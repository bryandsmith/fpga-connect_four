==> flow/design.v <==
module connect_four_controller (
    input  logic clk,              
    input  logic reset_edge,       
    input  logic drop_edge,        
    input  logic game_enable,      
    input  logic column_full,      
    input  logic win_found,        
    input  logic board_full,       
    input  logic [1:0] current_player,  
    output logic clear_board,           
    output logic drop_token,            
    output logic update_display,        
    output logic drop_requested,        
    output logic switch_player_enable,  
    output logic validate_enable,       
    output logic find_row_enable,       
    output logic winner_enable,         
    output logic drop_latched,          
    output logic [1:0] winner_player    
);
    typedef enum logic [3:0] {
        INIT,            
        IDLE,            
        INPUT_PLAYER,    
        VALIDATE,        
        FIND_ROW,        
        DROP_TOKEN,      
        UPDATE_DISPLAY,  
        SWITCH_PLAYER,   
        WINNER           
    } state_t;
    state_t ps, ns;  
    logic game_locked;  
    always_ff @(posedge clk) begin
        if (reset_edge) begin
            ps            <= INIT;
            drop_latched  <= 1'b0;
            winner_player <= 2'b00;
            game_locked   <= 1'b0;
        end else begin
            ps <= ns;
            if (!game_locked && drop_edge)
                drop_latched <= 1'b1;
            else if (ps == VALIDATE)
                drop_latched <= 1'b0;
            if ((ps == DROP_TOKEN && win_found) ||
                (ps == UPDATE_DISPLAY && win_found)) begin
                winner_player <= current_player;  
            end else if (ps == UPDATE_DISPLAY && board_full) begin
                winner_player <= 2'b00;           
            end
            if (ps == WINNER)
                game_locked <= 1'b1;
        end
    end
    always_comb begin
        ns = ps;
        unique case (ps)
            INIT:           ns = IDLE;
            IDLE:           ns = INPUT_PLAYER;
            INPUT_PLAYER:   ns = (!game_locked && drop_latched) ? VALIDATE : INPUT_PLAYER;
            VALIDATE:       ns = column_full ? INPUT_PLAYER : FIND_ROW;
            FIND_ROW:       ns = DROP_TOKEN;
            DROP_TOKEN:     ns = UPDATE_DISPLAY;
            UPDATE_DISPLAY: ns = (win_found || board_full) ? WINNER : SWITCH_PLAYER;
            SWITCH_PLAYER:  ns = IDLE;
            WINNER:         ns = reset_edge ? INIT : WINNER;
            default:        ns = INIT;
        endcase
    end
    always_ff @(posedge clk) begin
        if (reset_edge) begin
            clear_board          <= 1'b0;
            drop_token           <= 1'b0;
            update_display       <= 1'b0;
            drop_requested       <= 1'b0;
            switch_player_enable <= 1'b0;
            validate_enable      <= 1'b0;
            find_row_enable      <= 1'b0;
            winner_enable        <= 1'b0;
        end else begin
            clear_board          <= 1'b0;
            drop_token           <= 1'b0;
            update_display       <= 1'b0;
            drop_requested       <= 1'b0;
            switch_player_enable <= 1'b0;
            validate_enable      <= 1'b0;
            find_row_enable      <= 1'b0;
            winner_enable        <= 1'b0;
            unique case (ps)
                INIT: begin
                    clear_board    <= 1'b1;
                    update_display <= 1'b1;
                end
                INPUT_PLAYER: begin
                    if (!game_locked && drop_latched)
                        drop_requested <= 1'b1;
                end
                VALIDATE: begin
                    validate_enable <= 1'b1;
                end
                FIND_ROW: begin
                    find_row_enable <= 1'b1;
                end
                DROP_TOKEN: begin
                    drop_token <= 1'b1;
                    if (win_found)
                        winner_enable <= 1'b1;
                end
                UPDATE_DISPLAY: begin
                    update_display <= 1'b1;
                    if (win_found || board_full)
                        winner_enable <= 1'b1;
                end
                SWITCH_PLAYER: begin
                    switch_player_enable <= 1'b1;
                end
                WINNER: begin
                    winner_enable <= 1'b1;
                end
            endcase
        end
    end
endmodule
==> Tool chain data of connect_four_controller <==
Tool output for the design above, in the order of the flow.
Lines are those of the file above, counted from 1.
{ "design": {"design": "connect_four_controller", "clock": "clk", "lib": "sky130hd", "corner": "tt_025C_1v80"} }

==> Word-level counts <==
Source: Yosys, flattened and elaborated, memories not mapped. Widths are those after wreduce. Registers that Yosys merges into a memory's read port (data or address) are not register bits. Print and check cells do not count.
{ "word_totals": {"ff_bits": 16, "output_inout_bits": 11, "in_bits": 9} }
{ "op_classes": {"bitwise": 1, "muxes": 18, "reduce_logical": 14, "n_eq": 8} }
{ "op_table": {"columns": ["cell", "n"], "rows": [
  ["case mux 4 bit (select 8 bit)", 1],
  ["== test 4 x 3 -> 1 bit (second input constant)", 4],
  ["2-to-1 mux 1 bit", 12],
  ["== test 4 x 2 -> 1 bit (second input constant)", 2],
  ["OR reduction 2 bit", 3],
  ["logical AND 1 bit", 5],
  ["nonzero test 2 bit", 2],
  ["== test 4 x 1 -> 1 bit (second input constant)", 1],
  ["== test 4 bit (second input constant)", 1],
  ["zero test 4 bit", 1],
  ["2-to-1 mux 4 bit", 1],
  ["2-to-1 mux 2 bit", 2],
  ["case mux 1 bit (select 3 bit)", 1],
  ["2-to-1 mux 3 bit", 1],
  ["logical OR 1 bit", 2],
  ["inverter 1 bit", 1],
  ["zero test 1 bit", 1]
]} }

==> Logic depth <==
Longest topological path by Yosys (ltp), each cell counted once; first at word level (registers and memories cut), then after technology mapping (sequential cells cut; the memories' decode and read muxes count).
{ "depth": {"word_depth": 4, "ABC_AREA": 0, "ltp_mapped": 3} }

==> Netlist <==
Source: synth_stat.txt of the flow (Yosys; design flattened, memories mapped). It holds for the ABC_AREA given above (unset counts as 0); a run with the other value may have another netlist.
{ "types": {"columns": ["type", "n", "area_total_um2"], "rows": [
  ["sky130_fd_sc_hd__dfxtp_1", 21, 420.403],
  ["sky130_fd_sc_hd__nor2b_1", 8, 50.048],
  ["sky130_fd_sc_hd__a21oi_1", 4, 20.019],
  ["sky130_fd_sc_hd__nor2_1", 5, 18.768],
  ["sky130_fd_sc_hd__nor3b_1", 2, 15.014],
  ["sky130_fd_sc_hd__nand2b_4", 1, 13.763],
  ["sky130_fd_sc_hd__nand2b_1", 2, 12.512],
  ["sky130_fd_sc_hd__nand2_1", 3, 11.261],
  ["sky130_fd_sc_hd__nand3_1", 2, 10.01],
  ["sky130_fd_sc_hd__a221oi_1", 1, 8.758],
  ["sky130_fd_sc_hd__nor4b_1", 1, 8.758],
  ["sky130_fd_sc_hd__o21ai_2", 1, 8.758],
  ["sky130_fd_sc_hd__o21a_1", 1, 7.507],
  ["sky130_fd_sc_hd__a31oi_1", 1, 6.256],
  ["sky130_fd_sc_hd__or2_1", 1, 6.256],
  ["sky130_fd_sc_hd__buf_2", 1, 5.005],
  ["sky130_fd_sc_hd__o21ai_0", 1, 5.005],
  ["sky130_fd_sc_hd__inv_1", 1, 3.754]
]} }
{ "synth_totals": {"ff_cells": 21, "mapped_area_mm2": 0.0006319, "stdcells": 57} }

==> Path before layout <==
OpenSTA on the mapped netlist: ideal clock, no wires. The path of least setup slack (recovery checks aside). Input and output delay are each 20% of the period. Register names are those of the netlist, which keeps one name where synthesis merged equal registers.
{ "synth_timing": {"kind": "flip-flop to flip-flop", "start": "register (no name shown)", "end": "register ps", "n_path_buf": 0, "path_slack_ps": 316, "setup_time_ps": 122, "launch_ps": 0, "clock_period_ps": 1220, "driving_pins": 4, "delay_ps": 904, "arrival_time_ps": 782, "required_ps": 1098, "period_less_setup_slack_ps": 904} }
"delay_ps" = arrival - input delay + setup time.
"driving_pins": output pins that drive a net of the path, with the launching flip-flop's if there is one; two outputs of one cell count as two.
"period_less_setup_slack_ps" = period - worst setup slack (recovery checks aside). The figure is calculated, with input and output delays left at 20% of the set period.
An end named without its bit number is one bit of that signal or, where synthesis recoded a state register, one of its new flip-flops.
{ "synth_via": {"path_cell_list": "sky130_fd_sc_hd__dfxtp_1 sky130_fd_sc_hd__nand2b_4 sky130_fd_sc_hd__a221oi_1 sky130_fd_sc_hd__nor2_1"} }
{ "synth_lines": {"columns": ["item", "line_no", "source"], "rows": [
  ["end, assigned", 36, "ps            <= INIT;"],
  ["end, assigned", 41, "ps <= ns;"],
  ["end, declared", 32, "state_t ps, ns;"]
]} }
No chain of elaborated cells between the ends is given.

==> Worst path after layout <==
Path of least setup slack in the final report of run A (OpenROAD, finished layout, wires in). Where an end is a register, its clock arrival counts in the times.
The path's times are printed in steps of 10 ps; the period is the one set.
{ "layout_timing": {"kind": "flip-flop to output port", "start": "register drop_latched", "end": "output drop_latched", "path_slack_ps": -80, "clock_period_ps": 850, "required_ps": 680, "driving_pins": 2, "arrival_time_ps": 760, "n_path_buf": 1, "launch_ps": 300} }
At most two assigning lines are given for a register; there are more.
{ "layout_via": {"path_cell_list": "sky130_fd_sc_hd__dfxtp_2 sky130_fd_sc_hd__buf_6", "elab_chain_cells": 0, "cells_between": 0, "lines_between": 0} }
{ "layout_lines": {"columns": ["item", "line_no", "source"], "rows": [
  ["start, declared", 18, "output logic drop_latched,"],
  ["start, assigned", 37, "drop_latched  <= 1'b0;"],
  ["start, assigned", 43, "drop_latched <= 1'b1;"],
  ["end, declared", 18, null]
]} }

Settings and measured results of 2 stored flow runs for module connect_four_controller (sky130hd), not sorted in any way. The constraints put input and output delay at 20% of the set period each and load the outputs with 0.01 pF.
"timing.achieved_period_ps": clock period set for the run, less the worst setup slack. It is reckoned from that one timing run; input and output delays stay at 20% of the period that was set.
"worst_setup_path_time_ps" is the time allowed to the run's worst setup path (the clock period less input and output delay, where it has them) less its slack. Clock arrival times count: a late capture clock shortens it, a late launch clock lengthens it.
By "fin_power_mw" is meant OpenSTA's value without simulated activity: inputs other than the clock are taken to toggle once in ten clock periods, and the tool carries that through the logic.
"worst_setup_path_time_ps" is given in steps of 10 ps.
[
  {
    "run": "run A",
    "settings": { "period_ns": 0.85, "CORE_UTILIZATION": 22, "CELL_PAD_IN_SITES_DETAIL_PLACEMENT": 1, "ABC_AREA": 0, "GPL_ROUTABILITY_DRIVEN": 0, "CAP_MARGIN": 35, "CORE_MARGIN": 2, "SLEW_MARGIN": 20 },
    "results": { "synth_chip_area_mm2": 0.0006319, "final_die_area_mm2": 0.0033166, "post_route_stdcell_area_mm2": 0.0009634, "utilization_pct": 35.2, "setup_ws_ps": -76, "tns_setup_ps": -823, "holdWs_ps": 135, "fin_power_mw": 1.624, "timing.achieved_period_ps": 926, "worst_setup_path_time_ps": 760, "critical_path_type": "flip-flop to output port" }
  },
  {
    "run": "run B",
    "settings": { "period_ns": 1.28, "CORE_UTILIZATION": 23, "PLACE_DENSITY_LB_ADDON": 0.23, "CORE_MARGIN": 2, "CELL_PAD_IN_SITES_GLOBAL_PLACEMENT": 0, "TNS_END_PERCENT": 60, "CTS_CLUSTER_DIAMETER": 78, "SLEW_MARGIN": 25, "MIN_ROUTING_LAYER": "met1", "CAP_MARGIN": 20 },
    "results": { "synth_chip_area_mm2": 0.0006319, "final_die_area_mm2": 0.0031827, "post_route_stdcell_area_mm2": 0.0008884, "utilization_pct": 33.1, "setup_ws_ps": 112, "tns_setup_ps": 0, "holdWs_ps": 461, "fin_power_mw": 1.056, "timing.achieved_period_ps": 1168, "worst_setup_path_time_ps": 910, "critical_path_type": "flip-flop to output port" }
  }
]
